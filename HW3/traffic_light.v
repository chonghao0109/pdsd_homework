==> flow/design.v <==
module traffic_light(
  input wire clk,
  input wire reset,
  input wire c,
  output reg HG,
  output reg HY,
  output reg HR,
  output reg FG,
  output reg FY,
  output reg FR,
  output reg PG,
  output reg PR
);
  parameter LONG_TIME           = 'd20;
  parameter MEDIUM_TIME         = 'd4;
  parameter SHORT_TIME          = 'd2;	
  parameter PEDESTRAIN_CHANSFER = 'd5;
  reg [2:0] state,next_state;
  reg [4:0] counter;
  reg [2:0] s0_times;
  reg p;
  reg TL,TM,TS;
  reg counter_clr;
  parameter S0 = 3'b000;  
  parameter S1 = 3'b001;  
  parameter S2 = 3'b011;  
  parameter S3 = 3'b010;  
  parameter S4 = 3'b110;  
  parameter S5 = 3'b111;  
  parameter S6 = 3'b101;  
  parameter S7 = 3'b100;  
  always@(posedge clk or posedge reset)begin :Finite_State_Machine 
    if(reset)begin
      state <= S0;
    end
    else begin
      state <= next_state;
    end
  end
  always@(*)begin:proc_next_state
    case(state)
      S0: next_state = (TL & (c|p)) ? S1 : S0 ;
      S1: next_state = (TM) ? S2 : S1 ;
      S2: begin
        if(TS)begin
           next_state = p ? S6 : S3;
        end
        else next_state = S2;
      end
      S3: next_state = (TL) ? S4 : S3 ;
      S4: next_state = (TM) ? S5 : S4 ;
      S5: next_state = (TS) ? S0 : S5 ;
      S6: next_state = (TL) ? S7 : S6 ;
      S7: next_state = (TS) ? S0 : S7 ;
  	endcase
  end
  always@(posedge clk or posedge reset)begin :proc_S0_Times
    if(reset)begin
      s0_times <= 0;
    end
    else begin
      if(state==S0 && TL) s0_times <= s0_times + 1;
      else if(state == S6) s0_times <= 0;
    end
  end
  always@(*)begin
    p = (s0_times >= (PEDESTRAIN_CHANSFER-1)) ? 1 : 0;
  end
  always@(*)begin
    case(state)
      S0: {HG,HY,HR,FG,FY,FR,PG,PR} = 9'b100_001_01;
      S1: {HG,HY,HR,FG,FY,FR,PG,PR} = 9'b010_001_01;
      S2: {HG,HY,HR,FG,FY,FR,PG,PR} = 9'b001_001_01;
      S3: {HG,HY,HR,FG,FY,FR,PG,PR} = 9'b001_100_01;
      S4: {HG,HY,HR,FG,FY,FR,PG,PR} = 9'b001_010_01;
      S5: {HG,HY,HR,FG,FY,FR,PG,PR} = 9'b001_001_01;
      S6: {HG,HY,HR,FG,FY,FR,PG,PR} = 9'b001_001_10;
      S7: {HG,HY,HR,FG,FY,FR,PG,PR} = 9'b001_001_01;
    endcase
  end
  always@(*)begin :proc_counter_clr
    counter_clr = |(next_state^state) || TL;
  end
  always@(posedge clk or posedge reset)begin :proc_counter
    if(reset)begin
      counter <= 0;
    end
    else begin
      if(counter_clr) counter <= 0;
      else counter <= counter + 1;
    end
  end
  always@(*)begin :counter_state
    TL = (counter == (LONG_TIME-1))   ? 1 : 0;
    TM = (counter == (MEDIUM_TIME-1)) ? 1 : 0;
    TS = (counter == (SHORT_TIME-1))  ? 1 : 0;
  end
endmodule		
# --- Tool chain data of traffic_light ---
# What the tools print for traffic_light, step after step.
# Lines are those of the file above, counted from 1.
# Library cell names are shortened.
design:
  design: "traffic_light"
  clock: "clk"
  library: "sky130hd"
  pvt_corner: "tt_025C_1v80"

# --- Word-level counts ---
# Yosys after proc, flatten, opt, wreduce and memory -nomap, before mapping. Memory bits, and registers merged into a memory's read port (data or address), are not among the register bits. Print and check cells are not counted. Equal cells are merged and count once.
# Memory sizes are those after Yosys's memory passes, which may raise the word count (mostly to a power of two), join words into wider ones and drop unused or constant bits.
word_totals:
  out_inout_bits: 8
  in_bits: 3
  regBits: 11
  n_memories: 1
  romBits: 64
mem_list:
  columns: ["memory", "size", "width", "rd", "wr", "line_no", "text"]
  rows:
  - ["(name not given)", 8, 8, 1, 0, 70, "case(state)"]
classes:
  n_eq: 10
  compare: 1
  addsub: 2
  reduce_logical: 5
  n_logic: 3
  muxes: 17
op_table:
  columns: ["op", "n"]
  rows:
  - ["3-bit case mux with 8-bit select", 1]
  - ["3-bit two-way mux", 7]
  - ["3-bit equality test (second input constant)", 4]
  - ["1-bit two-way mux", 7]
  - ["3-bit by 2-bit equality test with 1-bit output (second input constant)", 2]
  - ["5-bit by 1-bit adder with 5-bit output (second input constant)", 1]
  - ["5-bit by 1-bit equality test with 1-bit output (second input constant)", 1]
  - ["5-bit by 2-bit equality test with 1-bit output (second input constant)", 1]
  - ["5-bit equality test (second input constant)", 1]
  - ["5-bit two-way mux", 1]
  - ["3-bit by 1-bit adder with 3-bit output (second input constant)", 1]
  - ["3-bit by 1-bit equality test with 1-bit output (second input constant)", 1]
  - ["3-bit >= comparator (second input constant)", 1]
  - ["3-bit bitwise XOR", 1]
  - ["3-bit logical NOT", 1]
  - ["3-bit OR reduction", 1]
  - ["2-bit nonzero test", 1]
  - ["2-bit two-way mux", 1]
  - ["1-bit bitwise AND", 1]
  - ["1-bit OR", 1]
  - ["1-bit logical AND", 1]
  - ["1-bit logical OR", 1]

# --- Longest topological paths ---
# Depth = most cells in a row (Yosys ltp): at word level without a register or memory, in the mapped netlist without a sequential cell, where the memories' decode and read muxes count.
logic_depth:
  word_depth: 10
  ABC_AREA: 1
  mapped_depth: 12
  ltp_nobuf: 12

# --- Mapped cells and area ---
# The flow's flattened synthesis, as Yosys stat reports it; memories are mapped. The netlist is that of the ABC_AREA named above (0 if unset); the other value can give another one.
# The area totals of this step are shown rounded.
by_type:
  columns: ["type", "n", "area_total_um2"]
  rows:
  - ["dfrtp_1", 11, 275.264]
  - ["nand2_1", 17, 63.811]
  - ["inv_1", 15, 56.304]
  - ["ha_1", 4, 50.048]
  - ["nand2_2", 8, 50.048]
  - ["nand3_1", 9, 45.043]
  - ["nor2_1", 10, 37.536]
  - ["nor2_2", 4, 25.024]
  - ["inv_2", 6, 22.522]
  - ["nor2_4", 2, 22.522]
  - ["nand3_2", 2, 20.019]
  - ["nor3_1", 4, 20.019]
  - ["nand4_1", 3, 18.768]
  - ["xnor2_1", 2, 17.517]
  - ["xor2_1", 2, 17.517]
  - ["o21ai_0", 2, 10.01]
  - ["o21ai_2", 1, 8.758]
  - ["o211ai_1", 1, 7.507]
# Other cell types: 2; their cells: 2.
synth_totals:
  synth_area_mm2: 0.000779
  cell_count: 105
  flip_flops: 11
  seqArea_mm2: 0.000275

# --- Worst setup path after synthesis ---
# OpenSTA on the mapped netlist: ideal clock, no wires. The path of least setup slack (recovery checks aside). Input and output delay are each 20% of the period. Register names are those of the netlist, which keeps one name where synthesis merged equal registers.
synth_timing:
  path_kind: "flip-flop to output port"
  start: "register state[1]"
  end: "output port PR"
  path_stages: 5
  path_delay_ns: 0.829
  slack_ns: 1.907
  t_first_pin_ns: 0.000
  clock_period_ns: 3.42
  t_arrival_ns: 0.829
  t_required_ns: 2.736
  synth_period_reached_ns: 1.513
# "path_delay_ns" = arrival - input delay + setup time.
# At an output port there is no setup time.
# "path_stages" counts driving pins, that of a launching flip-flop among them; a cell with two outputs on the path counts twice.
# "synth_period_reached_ns" is the clock period less the worst setup slack; recovery checks do not enter. This is arithmetic on one report: input and output delays are still those of the set period (20% each).
# The rows between start and end are the longest chain of elaborated cells between them; the timing report does not say that the signal goes this way. Where chains are equally long, one stands for them.
# A line is the first line of the expression or statement that the cell stems from. Yosys adds cells for indexed reads and writes and turns some case tables into memories.
# The chain passes a memory read, where the word-level depth is cut; so it can be longer than that depth.
synth_between:
  cell_sequence: "dfrtp_1 inv_2 nand2_2 nor2_2 inv_1"
  elab_chain_len: 1
  cells_between: 1
  cone_classes: "1 x memory"
synth_rtl:
  columns: ["item", "line_no", "text"]
  rows:
  - ["from (decl)", 18, "reg [2:0] state,next_state;"]
  - ["from (assign)", 34, "state <= S0;"]
  - ["from (assign)", 37, "state <= next_state;"]
  - ["memory 8 x 8 bit", 70, "case(state)"]
  - ["to (decl)", 12, "output reg PR"]
# Nets of the timed path that keep an RTL name, with a line that drives or declares them; the list need not be complete.
synth_named_nets:
  columns: ["signal", "line_no"]
  rows:
  - ["PG", 70]

# --- Timing after layout ---
# From the final timing report of flow run 1: the path of least setup slack in the routed layout; clock arrival at registers is part of the times.
layout_timing:
  path_kind: "flip-flop to flip-flop"
  start: "register counter[1]"
  end: "register counter[2]"
  clock_period_ns: 1.36
  path_stages: 11
  t_arrival_ns: 1.79
  t_required_ns: 1.56
  slack_ns: -0.23
  t_first_pin_ns: 0.28
# The rows between start and end are the longest chain of elaborated cells between them; the timing report does not say that the signal goes this way. Where chains are equally long, one stands for them.
# At most two assigning lines are given for a register; there are more.
layout_between:
  cell_sequence: "dfrtp_1 buf_6 ha_4 nand3_4 inv_2 nand2_2 nand2_1 nor2_1 nand4_1 buf_6 nor3_4"
  elab_chain_len: 9
  cells_between: 21
  cone_classes: "1 x add/sub; 3 x eq/ne; 13 x mux; 2 x logic; 2 x reduce/logical"
layout_rtl:
  columns: ["item", "line_no", "text"]
  rows:
  - ["from (decl)", 19, "reg [4:0] counter;"]
  - ["from (assign)", 86, "counter <= 0;"]
  - ["from (assign)", 90, "else counter <= counter + 1;"]
  - ["5-bit equality test", 94, "TL = (counter == (LONG_TIME-1))   ? 1 : 0;"]
  - ["1-bit two-way mux", 94, null]
  - ["1-bit bitwise AND", 42, "S0: next_state = (TL & (c|p)) ? S1 : S0 ;"]
  - ["1-bit two-way mux", 42, null]
  - ["3-bit case mux with 8-bit select", 41, "case(state)"]
  - ["3-bit bitwise XOR", 82, "counter_clr = |(next_state^state) || TL;"]
  - ["3-bit OR reduction", 82, null]
  - ["1-bit logical OR", 82, null]
  - ["5-bit two-way mux", 89, "if(counter_clr) counter <= 0;"]
  - ["to (assign)", 89, null]
  - ["to (assign)", 90, null]
  - ["to (decl)", 19, null]

Ticket comment

Below are 2 stored runs of the flow (Yosys, OpenROAD; platform sky130hd) on traffic_light, each with its settings and what was measured, unordered. Constraints: input delay and output delay 20% of the set period each, output load 0.01 pF.
"achievedPeriod_ns": clock period set for the run, less the worst setup slack. It is reckoned from that one timing run; input and output delays stay at 20% of the period that was set.
"timing.worst_path_ns" means the part of the period allowed to the worst setup path (the constraints hold back 20% at inputs and 20% at outputs) less its slack; where the path has registers, the arrival times of their clocks count too.
"total_power_mw" is the tool's figure for a default switching activity; nothing was simulated.
Values from the reports are rounded here.

--- flow run 1 ---
==> flow/run.sh <==
#!/bin/bash
# the make line also repeats the synthesis and layout settings of config.mk as NAME=value (left out here)
make -C /OpenROAD-flow-scripts/flow DESIGN_CONFIG=/design/flow/config.mk WORK_HOME=/design/flow/orfs CLKGATE_MAP_FILE= finish
==> flow/config.mk <==
export PLATFORM = sky130hd
export DESIGN_NAME = traffic_light
export DESIGN_NICKNAME = traffic_light
export VERILOG_FILES = /design/flow/design.v
export SDC_FILE = /design/flow/constraint.sdc
export NUM_CORES = 4
export LEC_CHECK = 0
export ABC_AREA = 1
export CAP_MARGIN = 20
export CORE_MARGIN = 8
export CORE_UTILIZATION = 26
export GPL_TIMING_DRIVEN = 0
export MAX_ROUTING_LAYER = met5
export MIN_ROUTING_LAYER = met1
export PLACE_DENSITY_LB_ADDON = 0.03
export SETUP_SLACK_MARGIN = 0.22
export SLEW_MARGIN = 0
==> flow/constraint.sdc <==
create_clock -name core_clock -period 1.36 [get_ports {clk}]
set_input_delay 0.2720 -clock core_clock [delete_from_list [all_inputs] [get_ports {clk}]]
set_output_delay 0.2720 -clock core_clock [all_outputs]
set_load 0.01 [all_outputs]

==> results, as YAML <==
results:
  finalCellArea_mm2: 0.00137
  achievedPeriod_ns: 1.589
  setup_ws_ns: -0.229
  yosys_chip_area_mm2: 0.000779
  timing.worst_path_ns: 1.59
  timing.worst_path_kind: "flip-flop to flip-flop"
  die_mm2: 0.00501
  total_power_mw: 0.587
  post_route_util_pct: 46.3
  setupTns_ns: -1.43

--- flow run 2 ---
==> flow/run.sh <==
#!/bin/bash
# the make line also repeats the synthesis and layout settings of config.mk as NAME=value (left out here)
make -C /OpenROAD-flow-scripts/flow DESIGN_CONFIG=/design/flow/config.mk WORK_HOME=/design/flow/orfs CLKGATE_MAP_FILE= finish
==> flow/config.mk <==
export PLATFORM = sky130hd
export DESIGN_NAME = traffic_light
export DESIGN_NICKNAME = traffic_light
export VERILOG_FILES = /design/flow/design.v
export SDC_FILE = /design/flow/constraint.sdc
export NUM_CORES = 4
export LEC_CHECK = 0
export ABC_AREA = 0
export CAP_MARGIN = 25
export CORE_ASPECT_RATIO = 0.57
export CORE_MARGIN = 2
export CORE_UTILIZATION = 72
export HOLD_SLACK_MARGIN = -0.06
export PLACE_DENSITY = 0.58
export SETUP_SLACK_MARGIN = 0.04
export SLEW_MARGIN = 20
export TNS_END_PERCENT = 50
==> flow/constraint.sdc <==
create_clock -name core_clock -period 1.77 [get_ports {clk}]
set_input_delay 0.3540 -clock core_clock [delete_from_list [all_inputs] [get_ports {clk}]]
set_output_delay 0.3540 -clock core_clock [all_outputs]
set_load 0.01 [all_outputs]

==> results, as YAML <==
outcome: "unfinished; error PDN-0185 in floorplanning"
